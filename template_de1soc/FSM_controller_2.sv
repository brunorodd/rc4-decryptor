==> flow/design.v <==
module FSM_controller2(clk, address_d, data_d, wren_d, address_m, q_m, address_s, data_s, wren_s, q_s, done_task2a, done_task2b, reset_task, increase_key, start);
input logic clk;
input logic start;
output logic [7:0] address_d, data_d, address_m;
input logic [7:0] q_m;
output logic wren_d;  
output logic wren_s;
output logic [7:0] address_s, data_s;
input logic [7:0] q_s;
input logic  done_task2a;
output logic done_task2b;
input logic reset_task;
output logic increase_key;
logic [7:0] i = 8'b0;
logic [7:0] j = 8'b0; 
logic [7:0] k = 8'b0;
logic [7:0] si, sj;
logic [5:0] message_length = 6'b100000;  
logic [7:0] si_sj;
logic [7:0] encrypted_input;
logic [7:0]  f; 
logic [7:0] s_si_sj;
logic increment_count_i;
logic increment_count_k;
logic store_si_enable;
logic store_sj_enable;
logic set_j;
logic [1:0] choose_address;
logic choose_data_bit;
logic done;
logic set_f;
logic store_si_sj_enable;
logic si_sj_enable; 
logic [20:0] state;
parameter [20:0] idle                   = 21'b00000000_00_000_000_00000;
parameter [20:0] increment_i            = 21'b00000000_00_000_001_00001;  
parameter [20:0] get_si                 = 21'b00000000_00_000_000_00010;  
parameter [20:0] wait_si                = 21'b00000000_00_000_000_00011;  
parameter [20:0] store_si               = 21'b00000000_00_001_000_00100;  
parameter [20:0] store_j                = 21'b00000000_00_100_000_00101;  
parameter [20:0] get_sj                 = 21'b00000000_01_000_000_00110;  
parameter [20:0] wait_sj                = 21'b00000000_01_000_000_00111;  
parameter [20:0] store_sj               = 21'b00000000_01_010_000_01000;  
parameter [20:0] write_to_mem_si	       = 21'b00010000_01_000_000_01001;  
parameter [20:0] wait_for_mem_si	       = 21'b00000000_01_000_000_01010;  
parameter [20:0] wait_one_cycle	     	 = 21'b00000001_00_000_000_01011;  
parameter [20:0] write_to_mem_sj        = 21'b00010001_00_000_000_01100;  
parameter [20:0] wait_for_mem_sj        = 21'b00000001_00_000_000_01101;  
parameter [20:0] set_si_sj              = 21'b00100000_00_000_000_11111;  
parameter [20:0] get_s_si_sj            = 21'b00000000_10_000_000_01110;  
parameter [20:0] wait_s_si_sj           = 21'b00000000_10_000_000_01111;  
parameter [20:0] store_s_si_sj          = 21'b00001000_10_000_000_10000;  
parameter [20:0] store_f                = 21'b00000100_00_000_000_10001;  
parameter [20:0] get_encrypted_input    = 21'b00000000_00_000_000_10010;  
parameter [20:0] wait_encrypted_input   = 21'b00000000_00_000_000_10011;  
parameter [20:0] store_encrypted_input  = 21'b00000000_00_000_000_10100; 
parameter [20:0] write_decrypted_output = 21'b01000000_00_000_000_10101;  
parameter [20:0] wait_decrypted_output  = 21'b00000000_00_000_000_10110;
parameter [20:0] increment_k            = 21'b00000000_00_000_100_10111;
parameter [20:0] check_key 				 = 21'b00000000_00_000_000_11010;
parameter [20:0] increment_key			 = 21'b10000000_00_000_000_11000;
parameter [20:0] decrypt_done           = 21'b00000010_00_000_000_10111;
assign increment_count_i = state[5];
assign increment_count_k = state[7];
assign store_si_enable   = state[8];
assign store_sj_enable   = state[9];
assign set_j             = state[10];
assign choose_address    = {state[12], state[11]};
assign choose_data_bit   = state[13];
assign done              = state[14];
assign set_f             = state[15];
assign store_si_sj_enable= state[16];
assign wren_s            = state[17];
assign si_sj_enable      = state[18];
assign wren_d            = state[19];
assign increase_key		 = state[20];
assign data_s    = choose_data_bit    ? sj: si;
assign data_d = f ^ encrypted_input;   
assign address_m = k; 
assign address_d = k; 
always_comb begin
   case(choose_address)
	 2'b00: address_s = i;
	 2'b01: address_s = j;
	 2'b10: address_s = si_sj;
	 default: address_s = 0;
	 endcase 
end
assign encrypted_input   = q_m;
assign done_task2b       = done;
always_ff @(posedge clk)
begin
		case(state)
        idle: if (start)
						state <= increment_i;
				  else 
						state <= idle;
 increment_i: state <= get_si;
      get_si: state <= wait_si;
	  wait_si: state <= store_si;
	store_si: state <= store_j;
	store_j: state <= get_sj;
	get_sj: state <= wait_sj;
	wait_sj: state <= store_sj;
	store_sj: state <= write_to_mem_si;
	write_to_mem_si: state <= wait_for_mem_si;
	wait_for_mem_si: state <= wait_one_cycle;
	wait_one_cycle: state <= write_to_mem_sj;
	write_to_mem_sj: state <= wait_for_mem_sj;
	wait_for_mem_sj: state <= set_si_sj;
	set_si_sj      : state <= get_s_si_sj;
	get_s_si_sj    : state <= wait_s_si_sj;
	wait_s_si_sj   : state <= store_s_si_sj;
	store_s_si_sj		  : state <= store_f;
	store_f        	  : state <= get_encrypted_input;
	get_encrypted_input : state <= wait_encrypted_input;
	wait_encrypted_input: state <= store_encrypted_input;
	store_encrypted_input: state <= check_key;
	check_key: 	if (data_d == 8'd32 || (data_d >= 8'd97 && data_d <= 8'd122)) 
					begin
						state <= write_decrypted_output;
					end				
				else 
						state <= increment_key;
	write_decrypted_output: state <= wait_decrypted_output;
	wait_decrypted_output: state <= increment_k;
	increment_key: state <= idle;  
	increment_k: 				if (k < (31)) 
										state <= increment_i;
									else if (k == 31) 
										state <= decrypt_done;
		decrypt_done: state <= decrypt_done;		
			default: state <= idle;
			endcase
end
always_ff @(posedge clk) begin 
	if (increment_count_i)
		i = i + 1;
	if (reset_task)
		i = 0;
end
always_ff @ (posedge clk) begin
	if (increment_count_k)
		k = k + 1;
	else if (reset_task)
		k = 0;
end
always_ff @(posedge clk) begin
	if (store_si_enable) 
		si <= q_s;
	if (reset_task)
		si <= 0;
end
always_ff @(posedge clk) begin
	if (store_sj_enable) 
		sj <= q_s;
	if (reset_task)
		sj <= 0;
end
always_ff @(posedge clk) begin
if (set_j) 
	j <= j + si;
if (reset_task)
	j <= 0;
end
always_ff @(posedge clk) begin
if (set_f) 
	f <= s_si_sj;
end
always_ff @(posedge clk) begin
if (si_sj_enable) 
	si_sj <= si + sj;
end
always_ff @(posedge clk) begin
if (store_si_sj_enable) 
	s_si_sj <= q_s;
end
endmodule
# --- Tool chain data of FSM_controller2 ---
# The steps from the RTL of FSM_controller2 to its reports follow in flow order.
# Line numbers count from 1 in the design file above.
inputs:
  top: "FSM_controller2"
  clk_port: "clk"
  lib: "sky130hd"
  corner: "tt_025C_1v80"

# --- Word level ---
# Counts by Yosys on the flattened word-level netlist (proc, flatten, opt, wreduce; memories kept). Register bits leave out memories and registers merged into their read ports (data or address). Print and check cells are left out. Cells with the same type and inputs are merged into one.
bits:
  out_inout_bits: 44
  word_cells: 62
  reg_bits: 85
  inputBits: 20
op_classes:
  n_logic: 1
  equal: 31
  n_reduce_logical: 5
  cmp: 3
  muxes: 9
  add_sub_neg: 4
ops:
  columns: ["cell", "n"]
  rows:
  - ["parallel mux 21 bit (select 27 bit)", 1]
  - ["== test 21 x 5 -> 1 bit (second input constant)", 5]
  - ["== test 21 x 12 -> 1 bit (second input constant)", 4]
  - ["two-way mux 21 bit", 3]
  - ["== test 21 x 13 -> 1 bit (second input constant)", 2]
  - ["== test 21 x 14 -> 1 bit (second input constant)", 2]
  - ["== test 21 x 18 -> 1 bit (second input constant)", 2]
  - ["== test 21 x 2 -> 1 bit (second input constant)", 2]
  - ["parallel mux 8 bit (select 3 bit)", 1]
  - ["two-way mux 8 bit", 3]
  - ["== test 21 x 11 -> 1 bit (second input constant)", 1]
  - ["== test 21 x 15 -> 1 bit (second input constant)", 1]
  - ["== test 21 x 16 -> 1 bit (second input constant)", 1]
  - ["== test 21 x 17 -> 1 bit (second input constant)", 1]
  - ["== test 21 x 19 -> 1 bit (second input constant)", 1]
  - ["== test 21 x 20 -> 1 bit (second input constant)", 1]
  - ["== test 21 x 6 -> 1 bit (second input constant)", 1]
  - ["== test 21 x 8 -> 1 bit (second input constant)", 1]
  - ["== test 21 x 9 -> 1 bit (second input constant)", 1]
  - ["logical NOT 21 bit", 1]
  - ["adder 8 x 1 -> 8 bit (second input constant)", 2]
  - ["adder 8 bit", 2]
  - ["< comparator 8 x 5 -> 1 bit (second input constant)", 1]
  - ["== test 8 x 5 -> 1 bit (second input constant)", 1]
  - ["== test 8 x 6 -> 1 bit (second input constant)", 1]
  - ["greater-or-equal comparator 8 x 7 -> 1 bit (second input constant)", 1]
  - ["<= comparator 8 x 7 -> 1 bit (second input constant)", 1]
  - ["XOR 8 bit", 1]
# Not listed: further kinds 8, cells in them 8.

# --- Logic depth ---
# Yosys ltp: most cells in a row. Word level: on the elaborated netlist, between registers, memories and ports. Mapped: between sequential cells and ports; inverters and the memories' decode and read muxes count.
logic_depth:
  depth_word: 6
  ABC_AREA: 0
  depth_mapped: 9
  ltp_nobuf: 9

# --- After synthesis ---
# Yosys stat after the flow's synthesis: flattened, memories mapped to cells. It holds for the ABC_AREA given above (unset counts as 0); a run with the other value may have another netlist.
synth_totals:
  ffs: 84
  seqArea_mm2: 0.0022021
  mapped_area_mm2: 0.0046895
  mapped_cells: 454
  buffers: 24
types:
  columns: ["cell_type", "n", "type_area_um2"]
  rows:
  - ["sky130_fd_sc_hd__edfxtp_1", 52, 1.56E+03]
  - ["sky130_fd_sc_hd__dfxtp_1", 32, 640.614]
  - ["sky130_fd_sc_hd__mux2i_1", 33, 330.317]
  - ["sky130_fd_sc_hd__ha_1", 16, 200.192]
  - ["sky130_fd_sc_hd__nor2_1", 53, 198.941]
  - ["sky130_fd_sc_hd__xnor2_1", 14, 122.618]
  - ["sky130_fd_sc_hd__o21ai_0", 22, 110.106]
  - ["sky130_fd_sc_hd__nand2_1", 28, 105.101]
  - ["sky130_fd_sc_hd__nand3_1", 21, 105.101]
  - ["sky130_fd_sc_hd__xor2_1", 12, 105.101]
  - ["sky130_fd_sc_hd__nor3_1", 19, 95.091]
  - ["sky130_fd_sc_hd__nor4_4", 4, 85.082]
  - ["sky130_fd_sc_hd__nand4_1", 13, 81.328]
  - ["sky130_fd_sc_hd__mux2_2", 7, 78.826]
  - ["sky130_fd_sc_hd__nor2b_1", 10, 62.56]
  - ["sky130_fd_sc_hd__buf_4", 8, 60.058]
  - ["sky130_fd_sc_hd__inv_1", 15, 56.304]
  - ["sky130_fd_sc_hd__nor4b_1", 6, 52.55]
# Not listed: further types 32, cells in them 89.

# --- Path before layout ---
# OpenSTA on the mapped netlist: ideal clock, no wires. The path of least setup slack (recovery checks aside). Input and output delay are each 20% of the period. Register names are those of the netlist, which keeps one name where synthesis merged equal registers.
synth_timing:
  path_kind: "register to register"
  from: "reg state[18]"
  to: "reg state[0]"
  period_ns: 2.3
  path_delay_ns: 2.434
  arrival_ns: 2.031
  n_path_buf: 0
  setup_slack_ns: -0.133
  required_time_ns: 1.897
  setup_time_ns: 0.403
  t_first_pin_ns: 0.000
  driving_pins: 5
  period_less_setup_slack_ns: 2.433
# "path_delay_ns" is the arrival time less input delay plus setup time.
# "driving_pins": output pins that drive a net of the path, with the launching flip-flop's if there is one; two outputs of one cell count as two.
# "period_less_setup_slack_ns" = period - worst setup slack (recovery checks aside). The figure is calculated, with input and output delays left at 20% of the set period.
# Between the ends stands the longest chain of elaborated cells between them, by number of cells; it is not shown to be the way that was timed. Of several equally long chains one is given.
# Each line given opens the expression or statement behind the cell; cells for indexed reads and writes are added by Yosys, which also makes memories of some case tables.
# At most two assigning lines are given for a register; there are more.
# Only ways into the end's enable, where the timed path ends, are counted here.
synth_via:
  cell_sequence: "sky130_fd_sc_hd__edfxtp_1 sky130_fd_sc_hd__nor4_4 sky130_fd_sc_hd__nand2_1 sky130_fd_sc_hd__nor3_1 sky130_fd_sc_hd__nand2b_1"
  elab_chain_len: 2
  cone_cells: 2
  lines_between: 1
  classes_between: "eq/ne (2)"
synth_lines:
  columns: ["element", "line", "source"]
  rows:
  - ["start, declared", 34, "logic [20:0] state;"]
  - ["start, assigned", 95, "state <= increment_i;"]
  - ["start, assigned", 97, "state <= idle;"]
  - ["== test 21 x 8 -> 1 bit", 93, "case(state)"]
  - ["!= test 3 bit", null, null]
  - ["end, assigned", 95, null]
  - ["end, assigned", 97, null]
  - ["end, declared", 34, null]

# --- Timing after layout ---
# Path of least setup slack in the final report of run 1 (OpenROAD, finished layout, wires in). Where an end is a register, its clock arrival counts in the times.
layout_timing:
  path_kind: "register to output"
  from: "reg state[12]"
  to: "out address_s[2]"
  t_first_pin_ns: 0.34
  arrival_ns: 2.51
  period_ns: 3.81
  setup_slack_ns: 0.54
  driving_pins: 5
  output_delay_ns: 0.76
  required_time_ns: 3.05
  n_path_buf: 1
# Between the ends stands the longest chain of elaborated cells between them, by number of cells; it is not shown to be the way that was timed. Of several equally long chains one is given.
# At most two assigning lines are given for a register; there are more.
layout_via:
  cell_sequence: "sky130_fd_sc_hd__edfxtp_1 sky130_fd_sc_hd__nor2b_1 sky130_fd_sc_hd__nand2_1 sky130_fd_sc_hd__o21ai_0 sky130_fd_sc_hd__clkdlybuf4s50_1"
  elab_chain_len: 2
  cone_cells: 4
  lines_between: 1
  classes_between: "eq/ne (2); mux (1); reduce/logical (1)"
layout_lines:
  columns: ["element", "line", "source"]
  rows:
  - ["start, declared", 34, "logic [20:0] state;"]
  - ["start, assigned", 95, "state <= increment_i;"]
  - ["start, assigned", 97, "state <= idle;"]
  - ["== test 2 bit", 82, null]
  - ["parallel mux 8 bit (select 3 bit)", 82, null]
  - ["end, declared", 8, "output logic [7:0] address_s, data_s;"]

Hand-over note for FSM_controller2

Measured results for FSM_controller2: 2 stored runs of the Yosys and OpenROAD flow on sky130hd. The settings differ; the order carries no meaning. The constraints put input and output delay at 20% of the set period each and load the outputs with 0.01 pF.
By "clock_period_reached_ns" is meant the clock period of the run minus its worst setup slack. This is arithmetic on one report: input and output delays are still those of the set period (20% each).
By "worstPathTime_ns" is meant the share of the clock period that the worst setup path is allowed (20% is reserved at inputs, 20% at outputs), minus its slack. Clock arrival times at its registers enter into it.
"design_power_uw" rests on the timing tool's default activity at the inputs, not on a simulated workload.

--- run 1 ---
==> flow/run.sh <==
#!/bin/bash
# the make line also repeats the synthesis and layout settings of config.mk as NAME=value (left out here)
make -C /OpenROAD-flow-scripts/flow DESIGN_CONFIG=/design/flow/config.mk WORK_HOME=/design/flow/orfs CLKGATE_MAP_FILE= finish
==> flow/config.mk <==
export PLATFORM = sky130hd
export DESIGN_NAME = FSM_controller2
export DESIGN_NICKNAME = FSM_controller2
export VERILOG_FILES = /design/flow/design.v
export SDC_FILE = /design/flow/constraint.sdc
export NUM_CORES = 4
export LEC_CHECK = 0
export CAP_MARGIN = 20
export CORE_MARGIN = 2
export CORE_UTILIZATION = 40
export SLEW_MARGIN = 20
==> flow/constraint.sdc <==
create_clock -name core_clock -period 3.81 [get_ports {clk}]
set_input_delay 0.7620 -clock core_clock [delete_from_list [all_inputs] [get_ports {clk}]]
set_output_delay 0.7620 -clock core_clock [all_outputs]
set_load 0.01 [all_outputs]

==> results, as YAML <==
results:
  design_power_uw: 2273
  utilization_frac: 0.497
  clock_period_reached_ns: 3.268
  yosys_chip_area_mm2: 0.0046895
  worstPathTime_ns: 2.51
  critical_path_kind: "register to output"
  fin_hold_ws_ns: 0.421
  timing.setup.ws_ns: 0.542
  final_stdcell_area_mm2: 0.0056779
  fin_tns_ns: 0.000
  die_area_mm2: 0.0126057

--- run 2 ---
==> flow/run.sh <==
#!/bin/bash
# the make line also repeats the synthesis and layout settings of config.mk as NAME=value (left out here)
make -C /OpenROAD-flow-scripts/flow DESIGN_CONFIG=/design/flow/config.mk WORK_HOME=/design/flow/orfs CLKGATE_MAP_FILE= finish
==> flow/config.mk <==
export PLATFORM = sky130hd
export DESIGN_NAME = FSM_controller2
export DESIGN_NICKNAME = FSM_controller2
export VERILOG_FILES = /design/flow/design.v
export SDC_FILE = /design/flow/constraint.sdc
export NUM_CORES = 4
export LEC_CHECK = 0
export CAP_MARGIN = 20
export CELL_PAD_IN_SITES_GLOBAL_PLACEMENT = 1
export CORE_ASPECT_RATIO = 1.73
export CORE_MARGIN = 6
export CORE_UTILIZATION = 45
export CTS_CLUSTER_DIAMETER = 139
export CTS_CLUSTER_SIZE = 33
export MAX_ROUTING_LAYER = met5
export PLACE_DENSITY_LB_ADDON = 0.28
export SETUP_SLACK_MARGIN = 0.5
export SLEW_MARGIN = 20
==> flow/constraint.sdc <==
create_clock -name core_clock -period 3.84 [get_ports {clk}]
set_input_delay 0.7680 -clock core_clock [delete_from_list [all_inputs] [get_ports {clk}]]
set_output_delay 0.7680 -clock core_clock [all_outputs]
set_load 0.01 [all_outputs]

==> results, as YAML <==
results:
  design_power_uw: 2250
  utilization_frac: 0.565
  clock_period_reached_ns: 2.936
  yosys_chip_area_mm2: 0.0046895
  worstPathTime_ns: 2.17
  critical_path_kind: "register to output"
  fin_hold_ws_ns: 0.418
  timing.setup.ws_ns: 0.904
  final_stdcell_area_mm2: 0.0056629
  fin_tns_ns: 0.000
  die_area_mm2: 0.0131073

End of note.

==> flow/design.v <==
module FSM_controller(clk, q, wren, data, address, secret_key, s_filled, done_task2a);
input logic clk;
input logic [7:0] q;
input logic [23:0] secret_key;
input logic s_filled;
output logic wren;  
output logic [7:0] data, address;
output logic done_task2a; 
assign done_task2a = done;
logic [23:0] secret_key_stored;
logic [1:0] keylength = 2'd3;
logic [7:0] si, sj;  
logic [7:0] j = 1'b0;  
logic [7:0] i = 1'b0;
logic [7:0] i_mod_key;
logic done;
logic [14:0] state;  
logic increase_i_counter, set_j, choose_data, swap, store_si_enable, store_sj_enable;
parameter [14:0] idle    			 = 15'b00_0000_0000_00000;
parameter [14:0] get_si 			 = 15'b00_0000_0000_00001;  
parameter [14:0] wait_si			= 15'b00_0000_0010_00010;
parameter [14:0] store_si		    = 15'b00_0000_0010_00011;  
parameter [14:0] store_j 			 = 15'b00_0000_1000_00100;  
parameter [14:0] get_sj				 = 15'b00_0010_0000_00101;  
parameter [14:0] wait_sj			= 15'b00_0010_0000_00110;
parameter [14:0] store_sj			 = 15'b00_0010_0100_00111;  
parameter [14:0] write_to_mem_si	 = 15'b01_0010_0000_01000;  
parameter [14:0] wait_for_mem_si	 = 15'b00_0010_0000_01010;
parameter [14:0] wait_one_cycle		= 15'b00_0100_0000_00110;
parameter [14:0] write_to_mem_sj  = 15'b01_0100_0000_01011;  
parameter [14:0] wait_for_mem_sj  = 15'b00_0100_0000_01100;
parameter [14:0] increment_i 		 = 15'b00_0001_0000_01101;
parameter [14:0] end_task2a 		 = 15'b00_1000_0000_01110;
assign swap 							 = state[5];
assign store_si_enable				 = state[6];
assign store_sj_enable				 = state[7];
assign set_j 							 = state[8];
assign increase_i_counter 			 = state[9];
assign choose_address  				 = state[10];  
assign choose_data 					 = state[11];
assign done 							 = state[12];
assign wren 							 = state[13];
assign i_mod_key   = i % keylength; 
assign address     = (choose_address)? j : i;
assign data 		 = (choose_data) ? sj : si;
assign done_task2a = done;
always_ff @ (posedge clk) 
begin
	if (s_filled == 1) 
		begin 
			case (state)
		 	      idle:	state <= get_si;	
				 get_si: 
						state <= wait_si;
			  wait_si: state <= store_si;
		     store_si:  
						state <= store_j; 
				store_j:  
						state <= get_sj; 
				 get_sj:  
						state <= wait_sj;  
				wait_sj: state <= store_sj;
			  store_sj:  
						state <= write_to_mem_si;  
	 write_to_mem_si:  
						state <= wait_for_mem_si; 
	 wait_for_mem_si:  
						state <= wait_one_cycle;
	 wait_one_cycle: state <= write_to_mem_sj;
	 write_to_mem_sj: state <= wait_for_mem_sj;
	 wait_for_mem_sj:  
						state <= increment_i;
		  increment_i: if (i < 255)
								state <= idle;
							else
								state <= end_task2a;
			end_task2a: state <= end_task2a;
				default: state <= idle;
			endcase
		end
end
always_ff @ (posedge clk)
begin
	if (increase_i_counter)
		i = i + 1;
end
always_ff @ (posedge clk)
begin 
	if (set_j)
		j <= j + si + secret_key_stored;	
end
always_ff @ (posedge clk)
begin 
	if (store_si_enable)
		si <= q;
end
always_ff @ (posedge clk)
begin 
	if (store_sj_enable)
		sj <= q;
end	
always_comb 
begin 
	case(i_mod_key)
		2'b00: secret_key_stored = secret_key[23:16];
		2'b01: secret_key_stored = secret_key[15:8];
		2'b10: secret_key_stored = secret_key[7:0];
		default: secret_key_stored = 0;
	endcase
end	
endmodule
# Reports on FSM_controller
# What the tools print for FSM_controller, step after step.
# Line numbers count from 1 in the design file above.
# Operators: Yosys type, input widths -> output width; for muxes data width and select width s.
# Cell names lack the library's common part.
# The mark -- stands for no value.
dict set report setup {
  top {FSM_controller}
  clk_port {clk}
  lib {sky130hd}
  corner {tt_025C_1v80}
}

# Word level
# Counts by Yosys on the flattened word-level netlist (proc, flatten, opt, wreduce; memories kept). Register bits leave out memories and registers merged into their read ports (data or address); mux counts leave out enables and synchronous resets folded into registers. Print and check cells are left out. Cells with the same type and inputs are merged into one.
dict set report classes {
  n_addsub 3
  n_cmp 1
  n_div 1
  reduce_and_logical 2
  eq_ne 16
  muxes 5
}
# cell count
set op_table {}
lappend op_table {{$pmux 15 s15} 1}
lappend op_table {{$eq 15x11->1 const B} 4}
lappend op_table {{$eq 15x12->1 const B} 2}
lappend op_table {{$eq 15x14->1 const B} 2}
lappend op_table {{$eq 15x7->1 const B} 2}
lappend op_table {{$pmux 8 s3} 1}
lappend op_table {{$mod 8x2->8 const B} 1}
lappend op_table {{$add 8x8->8} 2}
lappend op_table {{$mux 8} 2}
lappend op_table {{$eq 15x1->1 const B} 1}
lappend op_table {{$eq 15x10->1 const B} 1}
lappend op_table {{$eq 15x13->1 const B} 1}
lappend op_table {{$eq 15x9->1 const B} 1}
lappend op_table {{$logic_not 15->1} 1}
lappend op_table {{$mux 13} 1}
lappend op_table {{$add 8x1->8 const B} 1}
lappend op_table {{$eq 8x1->1 const B} 1}
lappend op_table {{$eq 8x2->1 const B} 1}
lappend op_table {{$lt 8x8->1 const B} 1}
lappend op_table {{$logic_not 8->1} 1}
dict set report bits {
  word_cells 33
  reg_bits 47
  out_inout_bits 18
  in_bits 34
}

# Logic depth
# Yosys ltp: most cells in a row. Word level: on the elaborated netlist, between registers, memories and ports. Mapped: between sequential cells and ports; inverters and the memories' decode and read muxes count.
dict set report logic_depth {
  word_depth 4
  ABC_AREA 0
  mapped_depth 27
  depth_no_buf 26
}

# Synthesis result
# The flow's flattened synthesis, as Yosys stat reports it; memories are mapped. The netlist is that of the ABC_AREA named above (0 if unset); the other value can give another one.
dict set report synth_totals {
  seqArea_um2 1321.3
  buf_cells 12
  area_um2 3224.3
  cells 287
  ff_cells 44
}
# cell_type count area_total_um2
set by_type {}
lappend by_type {edfxtp_1 44 1.32E+03}
lappend by_type {fa_1 8 160.154}
lappend by_type {ha_1 11 137.632}
lappend by_type {mux2_2 11 123.869}
lappend by_type {xnor2_1 14 122.618}
lappend by_type {nand2_1 20 75.072}
lappend by_type {a22o_1 8 70.067}
lappend by_type {o21ai_0 13 65.062}
lappend by_type {a22o_2 6 60.058}
lappend by_type {mux2i_1 6 60.058}
lappend by_type {nand3_1 12 60.058}
lappend by_type {inv_1 15 56.304}
lappend by_type {nor2_1 12 45.043}
lappend by_type {nand2b_1 7 43.792}
lappend by_type {xor2_1 5 43.792}
lappend by_type {nor4_1 6 37.536}
lappend by_type {nand4b_1 4 35.034}
lappend by_type {or4bb_1 3 33.782}
# Not listed: further types 43, cells in them 82.

# Worst setup path after synthesis
# OpenSTA on the mapped netlist: ideal clock, no wires. The path of least setup slack (recovery checks aside). Input and output delay are each 20% of the period. Register names are those of the netlist, which keeps one name where synthesis merged equal registers.
dict set report synth_timing {
  path_kind {register to register}
  start {reg i[2]}
  end {reg j[7]}
  path_delay_ps 5485
  setup_ps 260
  setup_slack_ps 3195
  path_buffers 1
  arrival_time_ps 5225
  t_required_ps 8420
  stages 28
  tclk_ps 8680
  launch_ps 0
  synth_period_reached_ps 5485
}
# "path_delay_ps" = arrival - input delay + setup time.
# "stages": output pins that drive a net of the path, with the launching flip-flop's if there is one; two outputs of one cell count as two.
# "synth_period_reached_ps" is the clock period less the worst setup slack; recovery checks do not enter. This is arithmetic on one report: input and output delays are still those of the set period (20% each).
# The rows between start and end are the longest chain of elaborated cells between them; the timing report does not say that the signal goes this way. Where chains are equally long, one stands for them.
# A line is the first line of the expression or statement that the cell stems from. Yosys adds cells for indexed reads and writes and turns some case tables into memories.
dict set report synth_via {
  path_cell_list {edfxtp_1 buf_4 nor3b_1 a211oi_1 a2bb2oi_2 nand2_1 ha_1 or3_4 xnor2_4 ha_1 nand2_1 mux2i_1 a211oi_1 a21oi_2 a211oi_2 a22oi_1 fa_1 inv_1 ha_1 inv_1 fa_1 inv_1 a21oi_1 o21bai_1 a21o_1 a21oi_1 xnor2_1 xnor2_1}
  elab_chain_len 4
  cone_cells 6
}
# item line_no
set synth_lines {}
lappend synth_lines {{start: declaration} 14} ;# logic [7:0] i = 1'b0;
lappend synth_lines {{start: assignment} 85} ;# i = i + 1;
lappend synth_lines {{$mod 8x2->8} 43} ;# assign i_mod_key   = i % keylength;
lappend synth_lines {{$eq 8x2->1} 104} ;# case(i_mod_key)
lappend synth_lines {{$pmux 8 s3} 104}
lappend synth_lines {{$add 8x8->8} 90} ;# j <= j + si + secret_key_stored;
lappend synth_lines {{end: assignment} 90}
lappend synth_lines {{end: declaration} 13} ;# logic [7:0] j = 1'b0;

# Path in the finished layout
# From the final timing report of record 1: the path of least setup slack in the routed layout; clock arrival at registers is part of the times.
# The report prints the path's times to 10 ps; the period is as set.
dict set report layout_timing {
  path_kind {register to register}
  start {reg i[3]}
  end {reg j[7]}
  arrival_time_ps 6480
  setup_ps 240
  t_required_ps 8850
  tclk_ps 8800
  setup_slack_ps 2380
  launch_ps 290
  path_buffers 0
  stages 27
}
# The rows between start and end are the longest chain of elaborated cells between them; the timing report does not say that the signal goes this way. Where chains are equally long, one stands for them.
dict set report layout_via {
  path_cell_list {edfxtp_1 and3b_1 o31ai_1 a2bb2oi_2 nand2_1 ha_1 or3_4 xnor2_4 ha_1 inv_1 nor3_1 a211oi_1 a21oi_2 a211oi_2 a22oi_1 fa_1 inv_1 ha_1 inv_1 fa_1 inv_1 a21oi_1 o21bai_1 a21o_1 a21oi_1 xnor2_1 xnor2_1}
  elab_chain_len 4
  cone_cells 6
}
# item line_no
set layout_lines {}
lappend layout_lines {{start: declaration} 14} ;# logic [7:0] i = 1'b0;
lappend layout_lines {{start: assignment} 85} ;# i = i + 1;
lappend layout_lines {{$mod 8x2->8} 43} ;# assign i_mod_key   = i % keylength;
lappend layout_lines {{$eq 8x2->1} 104} ;# case(i_mod_key)
lappend layout_lines {{$pmux 8 s3} 104}
lappend layout_lines {{$add 8x8->8} 90} ;# j <= j + si + secret_key_stored;
lappend layout_lines {{end: assignment} 90}
lappend layout_lines {{end: declaration} 13} ;# logic [7:0] j = 1'b0;

# Measured data: module FSM_controller, platform sky130hd, 2 stored runs of the flow under differing settings, order arbitrary. Input and output delays are each 20% of the period that was set; the output load is 0.01 pF.
# By "achieved_period_ps" is meant the clock period of the run minus its worst setup slack. This is arithmetic on one report: input and output delays are still those of the set period (20% each).
# "timing.worst_path_ps" = time allowed to the worst setup path (clock period - input delay - output delay, where it has them) - its slack; a late launch clock adds to it, a late capture clock takes from it.
# "total_power_w": no workload was simulated; the value follows from the tool's default switching activity.
# "timing.worst_path_ps" is given in steps of 10 ps.
run="record 1" settings period_ns=8.8 CORE_UTILIZATION=56 PLACE_DENSITY_LB_ADDON=0.05 ABC_AREA=0 GPL_ROUTABILITY_DRIVEN=0 CTS_CLUSTER_DIAMETER=32 CAP_MARGIN=30 CORE_MARGIN=2 SLEW_MARGIN=20
run="record 1" results ys_area_um2=3224.3 design.die.area_um2=6380.8 finalCellArea_um2=3834.9 final_setup_ws_ps=2375 final_setup_tns_ps=0 holdWs_ps=669 total_power_w=0.0006959 achieved_period_ps=6425 timing.worst_path_ps=6420 worst_setup_path_type="register to register"
run="record 2" settings period_ns=9.23 CAP_MARGIN=20 CORE_MARGIN=2 CORE_UTILIZATION=40 SLEW_MARGIN=20
run="record 2" results ys_area_um2=3224.3 design.die.area_um2=8794.7 finalCellArea_um2=3898.7 final_setup_ws_ps=2964 final_setup_tns_ps=0 holdWs_ps=656 total_power_w=0.0006802 achieved_period_ps=6266 timing.worst_path_ps=6270 worst_setup_path_type="register to register"
